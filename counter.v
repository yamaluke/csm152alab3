==> flow/design.v <==
`timescale 10ns / 1ns
module counterV1(
    input wire clk,  
    input wire rst,
    input wire pause,
    input wire sel,
    input wire adj,
    output reg [2:0] m10,
    output reg [3:0] m1,
    output reg [2:0] s10,
    output reg [3:0] s1
    );
    reg clk1 = 1;
    initial 
    begin
        m10 <= 3'b000;
        m1 <= 4'b0000;
        s10 <= 3'b000;
        s1 <= 4'b0000;
    end
    always @(posedge clk) 
    begin
        if(pause)
        begin
        end
        else if(rst) 
        begin
            m10 <= 3'b000;
            m1 <= 4'b0000;
            s10 <= 3'b000;
            s1 <= 4'b0000;
        end
        else if(adj)
        begin
            if(sel)  
            begin
                s1 <= s1 +1;
                if(s1 == 9)
                begin
                    s10 <= s10+1;
                    s1 <= 0;
                    if(s10 == 5)
                    begin
                        s10 <= 0;
                    end
                end
            end 
            else
            begin
                m1 <= m1 +1;
                if(m1 == 9)
                begin
                    m10 <= m10+1;
                    m1 <= 0;
                    if(m10 == 5)
                    begin
                        m10 <= 0;
                    end
                end
            end
        end
        else if (clk1)
        begin
            s1 <= s1 + 1;
            if (s1 == 9)
            begin
                s10 <= s10 + 1;
                s1 <= 0;
                if (s10 == 5)
                begin
                    m1 <= m1 + 1;
                    s10 <= 0;
                    if (m1 == 9)
                    begin
                        m10 <= m10 + 1;
                        m1 <= 0;
                        if (m10 == 5)
                        begin
                            m10 <= 0;
                        end
                    end
                end
            end
        end 
        clk1 <= ~clk1;
    end
endmodule
Tool chain data of counterV1:

Tool output for the design above, in the order of the flow.
Line numbers count from 1 in the design file above.
Library cell names are shortened.
The mark n/a stands for no value.

* design top: counterV1
* clock input: clk
* library: sky130hd
* corner: tt_025C_1v80

Word level:

Yosys after proc, flatten, opt, wreduce and memory -nomap, before mapping. Memory bits, and registers merged into a memory's read port (data or address), are not among the register bits. Print and check cells are not counted. Equal cells are merged and count once.

* output and inout bits: 14
* register bits after elaboration: 15
* cells after elaboration: 44

* muxes and demuxes: 22
* equal/unequal tests: 6
* bitwise operators: 2
* add/sub/neg operators: 4
* reductions and logical operators: 5

Operators by type and width (count)
* two-way mux 4 bit: 10
* two-way mux 3 bit: 12
* nonzero test 3 bit: 3
* adder 4 x 1 -> 4 bit with constant B: 2
* == test 4 bit with constant B: 2
* adder 3 x 1 -> 3 bit with constant B: 2
* == test 3 bit with constant B: 2
* != test 3 bit with constant B: 2
* AND reduction 5 bit: 1
* AND reduction 3 bit: 1
* inverter 1 bit: 2

Depth:

Yosys ltp: most cells in a row. Word level: on the elaborated netlist, between registers, memories and ports. Mapped: between sequential cells and ports; inverters and the memories' decode and read muxes count.

* word-level depth: 7
* ABC_AREA: 0
* depth in mapped cells: 5
* mapped depth without buffers: 5

Synthesis result:

Yosys stat after the flow's synthesis: flattened, memories mapped to cells. It holds for the ABC_AREA given above (unset counts as 0); a run with the other value may have another netlist.

* synthesis area: 815.8 um^2
* buffer cells: 1
* cell count: 72
* mapped flip-flops: 15

Cells by type
* edfxtp_1: count 14, total area 420.403 um^2
* ha_1: count 4, total area 50.048 um^2
* a21oi_1: count 6, total area 30.029 um^2
* nand2_1: count 8, total area 30.029 um^2
* nand4b_4: count 1, total area 23.773 um^2
* nor2_1: count 6, total area 22.522 um^2
* dfxtp_1: count 1, total area 20.019 um^2
* nand2b_1: count 3, total area 18.768 um^2
* nand4b_1: count 2, total area 17.517 um^2
* or3b_1: count 2, total area 17.517 um^2
* or3b_2: count 2, total area 17.517 um^2
* xnor2_1: count 2, total area 17.517 um^2
* a221oi_2: count 1, total area 15.014 um^2
* inv_1: count 4, total area 15.014 um^2
* nand3_1: count 3, total area 15.014 um^2
* nand3b_1: count 2, total area 15.014 um^2
* a31oi_1: count 2, total area 12.512 um^2
* and3b_2: count 1, total area 10.01 um^2

Other cell types: 7; their cells: 8.

Timing after synthesis:

Path of least setup slack by OpenSTA after synthesis, without wires, with an ideal clock, recovery checks aside; 20% of the period is set as input and as output delay. Where synthesis merged equal registers, the netlist keeps one of their names.

* kind: reg-to-reg
* start point: register s1[1]
* end point: register m10[0]
* stages on the path: 6
* launch time at the first pin: 0.000 ns
* delay of the path: 2.083 ns
* arrival time: 1.710 ns
* library setup time: 0.373 ns
* buffers on the path: 0
* slack: 0.626 ns
* period: 2.71 ns
* synthesis period reached: 2.084 ns

"delay of the path" is the arrival time less input delay plus setup time.
"stages on the path": output pins that drive a net of the path, with the launching flip-flop's if there is one; two outputs of one cell count as two.
"synthesis period reached" = period - worst setup slack (recovery checks aside). The figure is calculated, with input and output delays left at 20% of the set period.
Between the ends stands the longest chain of elaborated cells between them, by number of cells; it is not shown to be the way that was timed. Of several equally long chains one is given.
A line is the first line of the expression or statement that the cell stems from. Yosys adds cells for indexed reads and writes and turns some case tables into memories.
A register here has more assigning lines than the two given.
Only ways into the end's enable, where the timed path ends, are counted here.

* path through: edfxtp_1 inv_1 ha_1 nand4b_4 or3b_1 a221oi_2
* cells in the longest elaborated chain: 3
* elaborated cells on any way between the ends: 3
* those cells by class: eq/ne (1); reduce/logical (2)

RTL lines, path after synthesis
* from (decl): RTL line 11 `output reg [3:0] s1`
* from (assign): RTL line 37 `s1 <= s1 +1;`
* from (assign): RTL line 64 `s1 <= s1 + 1;`
* == test 4 bit: RTL line 65 `if (s1 == 9)`
* nonzero test 3 bit
* AND reduction 5 bit
* to (assign): RTL line 53 `m10 <= m10+1;`
* to (assign): RTL line 75 `m10 <= m10 + 1;`
* to (decl): RTL line 8 `output reg [2:0] m10,`

Worst path after layout:

From the final timing report of entry A: the path of least setup slack in the routed layout; clock arrival at registers is part of the times.

* kind: reg-to-reg
* start point: register s1[1]
* end point: register m1[3]
* arrival time: 2.14 ns
* buffers on the path: 0
* launch time at the first pin: 0.29 ns
* slack: 0.67 ns
* period: 2.85 ns
* stages on the path: 6
* library setup time: 0.34 ns

Between the ends stands the longest chain of elaborated cells between them, by number of cells; it is not shown to be the way that was timed. Of several equally long chains one is given.
A register here has more assigning lines than the two given.
Only ways into the end's enable, where the timed path ends, are counted here.

* path through: edfxtp_1 inv_1 ha_1 nand4b_4 or3b_1 a221oi_4
* cells in the longest elaborated chain: 3
* elaborated cells on any way between the ends: 3
* those cells by class: eq/ne (1); reduce/logical (2)

RTL lines, path post-layout
* from (decl): RTL line 11 `output reg [3:0] s1`
* from (assign): RTL line 37 `s1 <= s1 +1;`
* from (assign): RTL line 64 `s1 <= s1 + 1;`
* == test 4 bit: RTL line 65 `if (s1 == 9)`
* nonzero test 3 bit
* AND reduction 5 bit
* to (assign): RTL line 50 `m1 <= m1 +1;`
* to (assign): RTL line 71 `m1 <= m1 + 1;`
* to (decl): RTL line 9 `output reg [3:0] m1,`

Lab notebook: counterV1

Module counterV1, platform sky130hd: 2 stored runs of the flow (Yosys, OpenROAD) with differing settings, in no particular order. Input and output delays are each 20% of the period that was set; the output load is 0.01 pF.

### Entry A

Settings: `period_ns=2.85`, `CORE_UTILIZATION=66`, `SETUP_SLACK_MARGIN=0.55`, `PLACE_DENSITY_LB_ADDON=0.21`, `HOLD_SLACK_MARGIN=0.08`, `CORE_ASPECT_RATIO=1.23`, `CORE_MARGIN=7`, `CELL_PAD_IN_SITES_DETAIL_PLACEMENT=0`, `TNS_END_PERCENT=75`, `CTS_CLUSTER_SIZE=40`, `SLEW_MARGIN=40`, `CAP_MARGIN=20`

- Worst setup slack after layout: 0.671 ns
- Synthesis area: 815.8 um^2
- Area of the die: 2421.6 um^2
- Utilization after layout: 0.963

### Entry B

Settings: `period_ns=2.38`, `CORE_UTILIZATION=19`, `CAP_MARGIN=20`, `CORE_MARGIN=2`, `SLEW_MARGIN=20`

- Worst setup slack after layout: 0.356 ns
- Synthesis area: 815.8 um^2
- Area of the die: 4833.7 um^2
- Utilization after layout: 0.277
