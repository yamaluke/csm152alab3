==> flow/design.v <==
module debouncerCount(
    input wire clk,  
    input wire rstB,
    input wire pauseB,
    input wire selB,
    input wire adjB,
    output reg rst,
    output reg pause,
    output reg sel,
    output reg adj
    );
    reg[4:0] stepRst;
    reg[4:0] stepPause;
    reg[4:0] stepSel;
    reg[4:0] stepAdj;
    integer rstCount;
    integer pauseCount;
    integer selCount;
    integer adjCount;
    initial 
    begin
        stepRst <= 5'b00000;
        stepPause <= 5'b00000;
        stepSel <= 5'b00000;
        stepAdj <= 5'b00000;
        rstCount <= 0;
        pauseCount <= 0;
        selCount <= 0;
        adjCount <= 0;
    end
    always @(posedge clk) 
    begin
        if(rstB)
        begin
            if(stepRst[4] == 0)
            begin
                rstCount <= rstCount + 1;
            end
        end
        else
        begin
            if(stepRst[4] == 1)
            begin
                rstCount <= rstCount - 1;
            end
        end
        if(rstCount >= 3)
        begin
            rst <= 1;
        end
        else
        begin
            rst <= 0;
        end
        if(pauseB)
        begin
            if(stepPause[4] == 0)
            begin
                pauseCount <= pauseCount + 1;
            end
        end
        else
        begin
            if(stepPause[4] == 1)
            begin
                pauseCount <= pauseCount - 1;
            end
        end
        if(pauseCount >= 3)
        begin
            pause <= 1;
        end
        else
        begin
            pause <= 0;
        end
        if(selB)
        begin
            if(stepSel[4] == 0)
            begin
                selCount <= selCount + 1;
            end
        end
        else
        begin
            if(stepSel[4] == 1)
            begin
                selCount <= selCount - 1;
            end
        end
        if(selCount >= 3)
        begin
            sel <= 1;
        end
        else
        begin
            sel <= 0;
        end
        if(adjB)
        begin
            if(stepAdj[4] == 0)
            begin
                adjCount <= adjCount + 1;
            end
        end
        else
        begin
            if(stepAdj[4] == 1)
            begin
                adjCount <= adjCount - 1;
            end
        end
        if(adjCount >= 3)
        begin
            adj <= 1;
        end
        else
        begin
            adj <= 0;
        end
        stepRst <= {stepRst[3:0], rstB};
        stepPause <= {stepPause[3:0], pauseB};
        stepSel <= {stepSel[3:0], selB};
        stepAdj <= {stepAdj[3:0], adjB};
    end
endmodule
# Tool chain data of debouncerCount
# What the tools print for debouncerCount, step after step.
# Lines are those of the file above, counted from 1.
# Operators carry their Yosys type and port widths (W data, S select, Z words).
# Cell names lack the library's common part.
design:
  top: "debouncerCount"
  clock: "clk"
  library: "sky130hd"
  lib_corner: "tt_025C_1v80"

# Word level
# Source: Yosys, flattened and elaborated, memories not mapped. Widths are those after wreduce. Registers that Yosys merges into a memory's read port (data or address) are not register bits. Print and check cells do not count. Equal cells are merged and count once.
word_totals:
  elab_cells: 52
  regBits: 152
  input_bits: 5
op_classes:
  cmp: 4
  addsub: 8
  n_eq: 4
  mux: 16
  n_reduce_logical: 8
ops:
  columns: ["op", "n"]
  rows:
  - ["$mux W32", 12]
  - ["$add A32 B2 Y32 const B", 4]
  - ["$sub A32 B2 Y32 const B", 4]
  - ["$ge A32 B3 Y1 const B", 4]
  - ["$ne A2 B2 Y1 const B", 4]
  - ["$reduce_and A2 Y1", 4]
  - ["$reduce_bool A2 Y1", 4]
  - ["$mux W1", 4]

# Depth
# Depth = most cells in a row (Yosys ltp): at word level without a register or memory, in the mapped netlist without a sequential cell, where the memories' decode and read muxes count.
depth:
  depth_word: 3
  abc_area: 0
  mapped_depth: 12
  ltp_nobuf: 11

# Synthesis result
# Yosys stat after the flow's synthesis: flattened, memories mapped to cells. It holds for the ABC_AREA given above (unset counts as 0); a run with the other value may have another netlist.
# Totals and module areas in this step are rounded.
synth_totals:
  stdcells: 1065
  flip_flops: 152
  mapped_area_mm2: 0.0108
  sequential_area_mm2: 0.00432
types:
  columns: ["cell", "n"]
  rows:
  - ["edfxtp_1", 128]
  - ["ha_1", 120]
  - ["xnor2_1", 81]
  - ["a21oi_1", 113]
  - ["dfxtp_1", 24]
  - ["a21o_1", 47]
  - ["xor2_1", 36]
  - ["o21ai_0", 52]
  - ["nor2_1", 63]
  - ["nand2_1", 61]
  - ["inv_1", 53]
  - ["o21bai_1", 21]
  - ["nor4_1", 23]
  - ["nand3_1", 24]
  - ["o21a_1", 15]
  - ["nor3_1", 20]
  - ["nor2b_1", 15]
  - ["fa_1", 4]
# Not listed: further types 45, cells in them 165.

# Timing after synthesis
# Source: OpenSTA report_checks on the synthesized netlist (no wires, ideal clock, input and output delay 20% of the period each), path of least setup slack; recovery checks are left aside. Register names are those of the netlist, which keeps one name where synthesis merged equal registers.
synth_timing:
  kind: "input-to-reg"
  start: "input pauseB"
  end: "register pauseCount[31]"
  path_slack_ns: 0.115
  clock_period_ns: 3.79
  arrival_time_ns: 3.417
  stages: 11
  input_delay_ns: 0.758
  t_required_ns: 3.532
  path_delay_ns: 2.917
  synth_period_reached_ns: 3.675
# "path_delay_ns" is the arrival time less input delay plus setup time.
# "stages": output pins that drive a net of the path, with the launching flip-flop's if there is one; two outputs of one cell count as two.
# "synth_period_reached_ns" = period - worst setup slack (recovery checks aside). The figure is calculated, with input and output delays left at 20% of the set period.
# Between the ends stands the longest chain of elaborated cells between them, by number of cells; it is not shown to be the way that was timed. Of several equally long chains one is given.
# A line is the first line of the expression or statement that the cell stems from. Yosys adds cells for indexed reads and writes and turns some case tables into memories.
# Ways into the end's enable are left out, as the timed path ends at the data pin.
synth_between:
  cell_sequence: "inv_1 -> ha_1 -> a211o_1 -> a2111oi_4 -> o21ai_2 -> a211o_1 -> o211ai_2 -> a31oi_4 -> a31oi_4 -> o21ai_2 -> xnor2_1"
  elab_chain_len: 1
  cone_cells: 1
  lines_between: 1
  classes_between: "mux: 1"
synth_rtl:
  columns: ["item", "line", "text"]
  rows:
  - ["start: declaration", 4, "input wire pauseB,"]
  - ["$mux W32", 55, "if(pauseB)"]
  - ["end: assignment", 59, "pauseCount <= pauseCount + 1;"]
  - ["end: assignment", 66, "pauseCount <= pauseCount - 1;"]
  - ["end: declaration", 17, "integer pauseCount;"]

# Timing after layout
# From the final timing report of job 1: the path of least setup slack in the routed layout; clock arrival at registers is part of the times.
layout_timing:
  kind: "input-to-reg"
  start: "input selB"
  end: "register selCount[30]"
  input_delay_ns: 0.47
  stages: 14
  clock_period_ns: 2.35
  path_slack_ns: -0.48
  t_required_ns: 2.56
  arrival_time_ns: 3.04
# Between the ends stands the longest chain of elaborated cells between them, by number of cells; it is not shown to be the way that was timed. Of several equally long chains one is given.
# Ways into the end's enable are left out, as the timed path ends at the data pin.
layout_between:
  cell_sequence: "buf_4 -> clkinvlp_4 -> buf_6 -> buf_16 -> ha_4 -> a21o_1 -> a21oi_1 -> o21bai_1 -> a211oi_2 -> o221ai_4 -> a211oi_2 -> o21ai_1 -> a21oi_1 -> xnor2_1"
  elab_chain_len: 1
  cone_cells: 1
  lines_between: 1
  classes_between: "mux: 1"
layout_rtl:
  columns: ["item", "line", "text"]
  rows:
  - ["start: declaration", 5, "input wire selB,"]
  - ["$mux W32", 77, "if(selB)"]
  - ["end: assignment", 81, "selCount <= selCount + 1;"]
  - ["end: assignment", 88, "selCount <= selCount - 1;"]
  - ["end: declaration", 18, "integer selCount;"]

==> results <==
Measured data: module debouncerCount, platform sky130hd, 2 stored runs of the flow under differing settings, order arbitrary. Input and output delays are each 20% of the period that was set; the output load is 0.01 pF.
"timing.achieved_period_ns" = clock period - worst setup slack. The figure is calculated, with input and output delays left at 20% of the set period.
"worst_path_ns" = time allowed to the worst setup path (clock period - input delay - output delay, where it has them) - its slack; a late launch clock adds to it, a late capture clock takes from it.
"total_power_mw" rests on the timing tool's default activity at the inputs, not on a simulated workload.
Results are given in rounded form.

--- job 1 ---
==> flow/run.sh <==
#!/bin/bash
# the make line also repeats the synthesis and layout settings of config.mk as NAME=value (left out here)
make -C /OpenROAD-flow-scripts/flow DESIGN_CONFIG=/design/flow/config.mk WORK_HOME=/design/flow/orfs CLKGATE_MAP_FILE= finish
==> flow/config.mk <==
export PLATFORM = sky130hd
export DESIGN_NAME = debouncerCount
export DESIGN_NICKNAME = debouncerCount
export VERILOG_FILES = /design/flow/design.v
export SDC_FILE = /design/flow/constraint.sdc
export NUM_CORES = 4
export LEC_CHECK = 0
export CAP_MARGIN = 20
export CELL_PAD_IN_SITES_DETAIL_PLACEMENT = 1
export CORE_MARGIN = 4
export CORE_UTILIZATION = 29
export GPL_ROUTABILITY_DRIVEN = 0
export MIN_ROUTING_LAYER = met2
export PLACE_DENSITY = 0.48
export SLEW_MARGIN = 20
==> flow/constraint.sdc <==
create_clock -name core_clock -period 2.35 [get_ports {clk}]
set_input_delay 0.4700 -clock core_clock [delete_from_list [all_inputs] [get_ports {clk}]]
set_output_delay 0.4700 -clock core_clock [all_outputs]
set_load 0.01 [all_outputs]

==> results, as YAML <==
results:
  layout_utilization_pct: 49.7
  setup_tns_ns: -15.9
  worst_path_ns: 2.36
  worst_setup_path_type: "input-to-reg"
  total_power_mw: 29.8
  final_setup_ws_ns: -0.483
  yosys_chip_area_mm2: 0.0108
  hold_worst_slack_ns: 0.281
  timing.achieved_period_ns: 2.833
  finalCellArea_mm2: 0.0182
  design.die.area_mm2: 0.0404

--- job 2 ---
==> flow/run.sh <==
#!/bin/bash
# the make line also repeats the synthesis and layout settings of config.mk as NAME=value (left out here)
make -C /OpenROAD-flow-scripts/flow DESIGN_CONFIG=/design/flow/config.mk WORK_HOME=/design/flow/orfs CLKGATE_MAP_FILE= finish
==> flow/config.mk <==
export PLATFORM = sky130hd
export DESIGN_NAME = debouncerCount
export DESIGN_NICKNAME = debouncerCount
export VERILOG_FILES = /design/flow/design.v
export SDC_FILE = /design/flow/constraint.sdc
export NUM_CORES = 4
export LEC_CHECK = 0
export CAP_MARGIN = 10
export CELL_PAD_IN_SITES_DETAIL_PLACEMENT = 2
export CELL_PAD_IN_SITES_GLOBAL_PLACEMENT = 2
export CORE_MARGIN = 2
export CORE_UTILIZATION = 22
export GPL_ROUTABILITY_DRIVEN = 1
export MAX_ROUTING_LAYER = met4
export PLACE_DENSITY_LB_ADDON = 0.04
export SETUP_SLACK_MARGIN = -0.25
export SLEW_MARGIN = 20
==> flow/constraint.sdc <==
create_clock -name core_clock -period 2.59 [get_ports {clk}]
set_input_delay 0.5180 -clock core_clock [delete_from_list [all_inputs] [get_ports {clk}]]
set_output_delay 0.5180 -clock core_clock [all_outputs]
set_load 0.01 [all_outputs]

==> results, as YAML <==
results:
  layout_utilization_pct: 34.2
  setup_tns_ns: -2.40
  worst_path_ns: 2.77
  worst_setup_path_type: "reg-to-reg"
  total_power_mw: 23.1
  final_setup_ws_ns: -0.180
  yosys_chip_area_mm2: 0.0108
  hold_worst_slack_ns: 0.325
  timing.achieved_period_ns: 2.770
  finalCellArea_mm2: 0.0166
  design.die.area_mm2: 0.0509
